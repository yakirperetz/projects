==> flow/design.v <==
`resetall
`timescale 1ns/10ps
interface Interface#(
  parameter Data_Depth= 8,
  parameter amba_word = 16,
  parameter amba_addr_depth=20)();
logic [amba_addr_depth-1:0] PADDR;
logic PENABLE;
logic PSEL;
logic [amba_word-1:0] PWDATA;
logic PWRITE;
logic clk;
logic rst;
logic  [amba_word-1:0] PRDATA;
logic Image_Done;
logic  [Data_Depth-1:0] Pixel_Data; 
logic new_pixel;
logic [Data_Depth-1:0] WhitePixel;  
logic [6:0] M;  
logic [9:0] ImgSize;  
logic [7:0] EdgeThr;  
logic [6:0] Amin;  
logic [6:0] Amax;  
logic [5:0] Bmin;  
logic [5:0] Bmax; 
modport stimulus (input Image_Done,output PADDR,PENABLE,PSEL,PWDATA,PWRITE,rst,clk,WhitePixel,M,EdgeThr,Amin,Amax,Bmin,Bmax,ImgSize);
modport checker_coverager (input clk,rst,PENABLE,PSEL,PWRITE,PADDR,PWDATA,PRDATA,Image_Done,Pixel_Data,new_pixel,M,EdgeThr,Amin,Amax,Bmin,Bmax,ImgSize);
modport vsgoldenmodel (input Image_Done,Pixel_Data,new_pixel,clk,M);
endinterface
`resetall
`timescale 1ns/1ps
module YP_uart_tx #(  
    parameter DATA_WIDTH    = 8
)
(  
input logic i_clk,
input logic i_rstn,
input logic i_tx_start,
input logic [DATA_WIDTH-1:0] i_data_in,
output logic o_tx_done,
output logic o_tx_data
);
parameter CNT_WIDTH = $clog2(DATA_WIDTH);
typedef enum logic [2:0] {
    S_IDLE  = 3'b000,
    S_START  = 3'b001,
    S_DATA_DRV = 3'b010,
    S_PARITY = 3'b011,
    S_STOP = 3'b100
} e_uart_tx_state;
e_uart_tx_state       tx_state,next_tx_state;
logic [DATA_WIDTH-1:0] data_in_d;
logic start_bit_done;
logic data_drv_done;
logic parity_bit;
logic parity_drv_done;
logic stop_bit_done;
logic data_out;
logic [CNT_WIDTH-1:0] drv_bits_cnt;
always_comb 
begin: fsm_comb_block
    next_tx_state = tx_state;
    unique case (tx_state)
        S_IDLE      :   if(i_tx_start)          next_tx_state = S_START;
        S_START     :   if(start_bit_done)      next_tx_state = S_DATA_DRV;
        S_DATA_DRV  :   begin 
                        if(data_drv_done)       next_tx_state = S_PARITY;
                        else if(data_drv_done)  next_tx_state = S_STOP;
                        end 
        S_PARITY    :   if(parity_drv_done)     next_tx_state = S_STOP;
        S_STOP      :   if(stop_bit_done)       next_tx_state = S_IDLE;
    endcase
end
always_ff @(posedge i_clk or negedge i_rstn) begin
    if(!i_rstn)
        tx_state <= S_IDLE;
    else 
        tx_state <= next_tx_state;
end
always_ff @(posedge i_clk or negedge i_rstn) begin
    if(!i_rstn)
        parity_drv_done <= 1'b0;
    else 
        parity_drv_done <= data_drv_done;
end
always_ff @(posedge i_clk or negedge i_rstn) begin
    if(!i_rstn)
        stop_bit_done <= 1'b0;
    else 
        stop_bit_done <= parity_drv_done;
end
always_ff @(posedge i_clk or negedge i_rstn) begin
    if(!i_rstn)
        start_bit_done <= 1'b0;
    else 
        start_bit_done <= i_tx_start;
end
always_ff @(posedge i_clk) begin
    if(i_tx_start)
        data_in_d <= i_data_in;
end 
always_ff @(posedge i_clk or negedge i_rstn) begin
    if(!i_rstn)
        drv_bits_cnt <= 0;
    else if(tx_state == S_START)
        drv_bits_cnt <= 0;
    else if(tx_state == S_DATA_DRV)
        drv_bits_cnt <= drv_bits_cnt + 1'b1;
end 
always_ff @(posedge i_clk or negedge i_rstn) begin
    if(!i_rstn)
        o_tx_done <= 1'b0;
    else 
        o_tx_done <= stop_bit_done;
end
assign data_drv_done = drv_bits_cnt == (DATA_WIDTH-1);
assign parity_bit = ^(data_in_d);
assign data_out = data_in_d[drv_bits_cnt];
assign o_tx_data =  (tx_state == S_IDLE) ? 1'b1 :
                    (tx_state == S_START) ? 1'b0 : 
                    (tx_state == S_DATA_DRV) ? data_out :
                    (tx_state == S_PARITY) ? parity_bit :
                    (tx_state == S_STOP)   ? 1'b1: 1'b1;
endmodule
Reports on YP_uart_tx:

Tool output for the design above, in the order of the flow.
Lines are those of the file above, counted from 1.
Library cell names are shortened.
The mark n/a stands for no value.

* top: YP_uart_tx
* clock port: i_clk
* standard-cell library: sky130hd
* corner: tt_025C_1v80

Elaborated design:

Counts by Yosys on the flattened word-level netlist (proc, flatten, opt, wreduce; memories kept). Register bits leave out memories and registers merged into their read ports (data or address). Print and check cells are left out. Cells with the same type and inputs are merged into one.

* $add $sub $neg: 1
* eq/ne operators: 10
* shift-type cells: 1
* mux-type cells: 12
* reductions and logical operators: 4

Operators by type and width (number)
* 2-to-1 mux 3 bit: 7
* case mux 3 bit (select 5 bit): 1
* != test 2 bit with constant B: 5
* indexed select 8 x 3 -> 1 bit: 1
* parity 8 bit: 1
* equality test 3 x 2 -> 1 bit with constant B: 2
* equality test 3 bit with constant B: 2
* AND reduction 5 bit: 1
* 2-to-1 mux 1 bit: 4
* adder 3 x 1 -> 3 bit with constant B: 1
* equality test 3 x 1 -> 1 bit with constant B: 1
* logical NOT 3 bit: 1
* nonzero test 2 bit: 1

* flip-flop bits (word level): 18
* input bits: 11
* output and inout port bits: 2

Logic depth:

Longest topological path by Yosys (ltp), each cell counted once; first at word level (registers and memories cut), then after technology mapping (sequential cells cut; the memories' decode and read muxes count).

* word-level depth: 5
* ABC_AREA: 1
* gate-level depth with buffers: 9
* gate-level depth less buffers: 9

Mapped cells and area:

Yosys stat after the flow's synthesis: flattened, memories mapped to cells. It holds for the ABC_AREA given above (unset counts as 0); a run with the other value may have another netlist.
The area totals of this step are shown rounded.

Cells by type
* dfrtp_1: number 11, total area 275.264 um2
* edfxtp_1: number 8, total area 240.23 um2
* nand2_1: number 51, total area 191.434 um2
* inv_1: number 15, total area 56.304 um2
* nand3_1: number 11, total area 55.053 um2
* o21ai_0: number 9, total area 45.043 um2
* dfstp_2: number 1, total area 26.275 um2
* ha_1: number 2, total area 25.024 um2
* a21oi_1: number 1, total area 5.005 um2
* inv_2: number 1, total area 3.754 um2
* nor2_1: number 1, total area 3.754 um2

* mapped cells: 111
* cell area after synthesis: 927 um2
* mapped flip-flops: 20
* buffer cells: 0

Path before layout:

Source: OpenSTA report_checks on the synthesized netlist (no wires, ideal clock, input and output delay 20% of the period each), path of least setup slack; recovery checks are left aside. Register names are those of the netlist, which keeps one name where synthesis merged equal registers.

* path kind: flip-flop to output port
* start: register data_in_d[6]
* end: output port o_tx_data
* clock period: 1.81 ns
* output delay: 0.362 ns
* launch time at the first pin: 0.000 ns
* arrival time: 0.952 ns
* slack: 0.496 ns
* path delay: 0.952 ns
* stages on the path: 10
* path buffers: 0
* synthesis period reached: 1.314 ns

"path delay" is the arrival time less input delay plus setup time.
At an output port there is no setup time.
"stages on the path": output pins that drive a net of the path, with the launching flip-flop's if there is one; two outputs of one cell count as two.
"synthesis period reached" is the clock period less the worst setup slack; recovery checks do not enter. This is arithmetic on one report: input and output delays are still those of the set period (20% each).
The rows between start and end are the longest chain of elaborated cells between them; the timing report does not say that the signal goes this way. Where chains are equally long, one stands for them.
Each line given opens the expression or statement behind the cell; cells for indexed reads and writes are added by Yosys, which also makes memories of some case tables.

* path through: edfxtp_1 > inv_1 > nand2_1 > nand2_1 > nand2_1 > nand2_1 > nand2_1 > nand3_1 > nand3_1 > nand2_1
* length of the longest elaborated chain: 5

RTL lines, path post-synthesis
* start: declaration: RTL line 52 `logic [DATA_WIDTH-1:0] data_in_d;`
* start: assignment: RTL line 100 `data_in_d <= i_data_in;`
* parity 8 bit: RTL line 117 `assign parity_bit = ^(data_in_d);`
* 2-to-1 mux 1 bit: RTL line 122 `(tx_state == S_PARITY) ? parity_bit :`
* 2-to-1 mux 1 bit: RTL line 121 `(tx_state == S_DATA_DRV) ? data_out :`
* 2-to-1 mux 1 bit: RTL line 120 `(tx_state == S_START) ? 1'b0 :`
* 2-to-1 mux 1 bit: RTL line 119 `assign o_tx_data =  (tx_state == S_IDLE) ? 1'b1 :`
* end: declaration: RTL line 41 `output logic o_tx_data`

Worst path after layout:

Path of least setup slack in the final report of flow run 1 (OpenROAD, finished layout, wires in). Where an end is a register, its clock arrival counts in the times.

* path kind: flip-flop to output port
* start: register data_in_d[5]
* end: output port o_tx_data
* clock period: 2.92 ns
* output delay: 0.58 ns
* launch time at the first pin: 0.30 ns
* arrival time: 2.02 ns
* slack: 0.32 ns
* stages on the path: 11
* path buffers: 1

The rows between start and end are the longest chain of elaborated cells between them; the timing report does not say that the signal goes this way. Where chains are equally long, one stands for them.

* path through: edfxtp_1 > inv_1 > nand2_1 > nand2_1 > nand2_1 > nand2_1 > nand2_1 > nand3_1 > nand3_1 > nand2_1 > clkdlybuf4s50_1
* length of the longest elaborated chain: 5

RTL lines, path after layout
* start: declaration: RTL line 52 `logic [DATA_WIDTH-1:0] data_in_d;`
* start: assignment: RTL line 100 `data_in_d <= i_data_in;`
* parity 8 bit: RTL line 117 `assign parity_bit = ^(data_in_d);`
* 2-to-1 mux 1 bit: RTL line 122 `(tx_state == S_PARITY) ? parity_bit :`
* 2-to-1 mux 1 bit: RTL line 121 `(tx_state == S_DATA_DRV) ? data_out :`
* 2-to-1 mux 1 bit: RTL line 120 `(tx_state == S_START) ? 1'b0 :`
* 2-to-1 mux 1 bit: RTL line 119 `assign o_tx_data =  (tx_state == S_IDLE) ? 1'b1 :`
* end: declaration: RTL line 41 `output logic o_tx_data`

Add stored flow runs of YP_uart_tx

YP_uart_tx through Yosys and OpenROAD on sky130hd: 2 stored runs, unordered, with their settings and measured results. The constraints put input and output delay at 20% of the set period each and load the outputs with 0.01 pF.
"clock period reached": clock period set for the run, less the worst setup slack. It is reckoned from that one timing run; input and output delays stay at 20% of the period that was set.
"critical path time": the worst setup path's part of the clock period (all of it between registers, 20% less for each end at a port) less its slack. A launch clock that arrives late makes it longer, a capture clock that arrives late makes it shorter.
"power" rests on the timing tool's default activity at the inputs, not on a simulated workload.
The measured numbers are rounded.

### Flow run 1

Settings: `period_ns=2.92`, `CORE_UTILIZATION=49`, `PLACE_DENSITY_LB_ADDON=0.11`, `CORE_ASPECT_RATIO=1.8`, `CELL_PAD_IN_SITES_DETAIL_PLACEMENT=1`, `ABC_AREA=1`, `CTS_CLUSTER_SIZE=76`, `CAP_MARGIN=30`, `MIN_ROUTING_LAYER=met2`, `CORE_MARGIN=2`, `SLEW_MARGIN=20`

- Utilization: 62.2 %
- Standard-cell area after layout: 1,130 um2
- Clock period reached: 2.604 ns
- Worst slack on setup checks: 0.316 ns
- Synthesis area: 927 um2
- Power: 0.931 mW
- Total negative slack: 0.000 ns
- Critical path time: 2.02 ns
- Kind of the worst setup path: flip-flop to output port
- Full die area: 2,270 um2

### Flow run 2

Settings: `period_ns=1.72`, `CORE_UTILIZATION=45`, `SETUP_SLACK_MARGIN=-0.12`, `PLACE_DENSITY=0.73`, `CORE_ASPECT_RATIO=1.63`, `CORE_MARGIN=9`, `CAP_MARGIN=5`, `SLEW_MARGIN=20`

- Full die area: 3,720 um2
- Total negative slack: -0.346 ns
- Critical path time: 1.72 ns
- Kind of the worst setup path: flip-flop to output port
- Clock period reached: 2.066 ns
- Utilization: 60.7 %
- Standard-cell area after layout: 1,040 um2
- Synthesis area: 817 um2
- Worst slack on setup checks: -0.346 ns
- Power: 1.44 mW
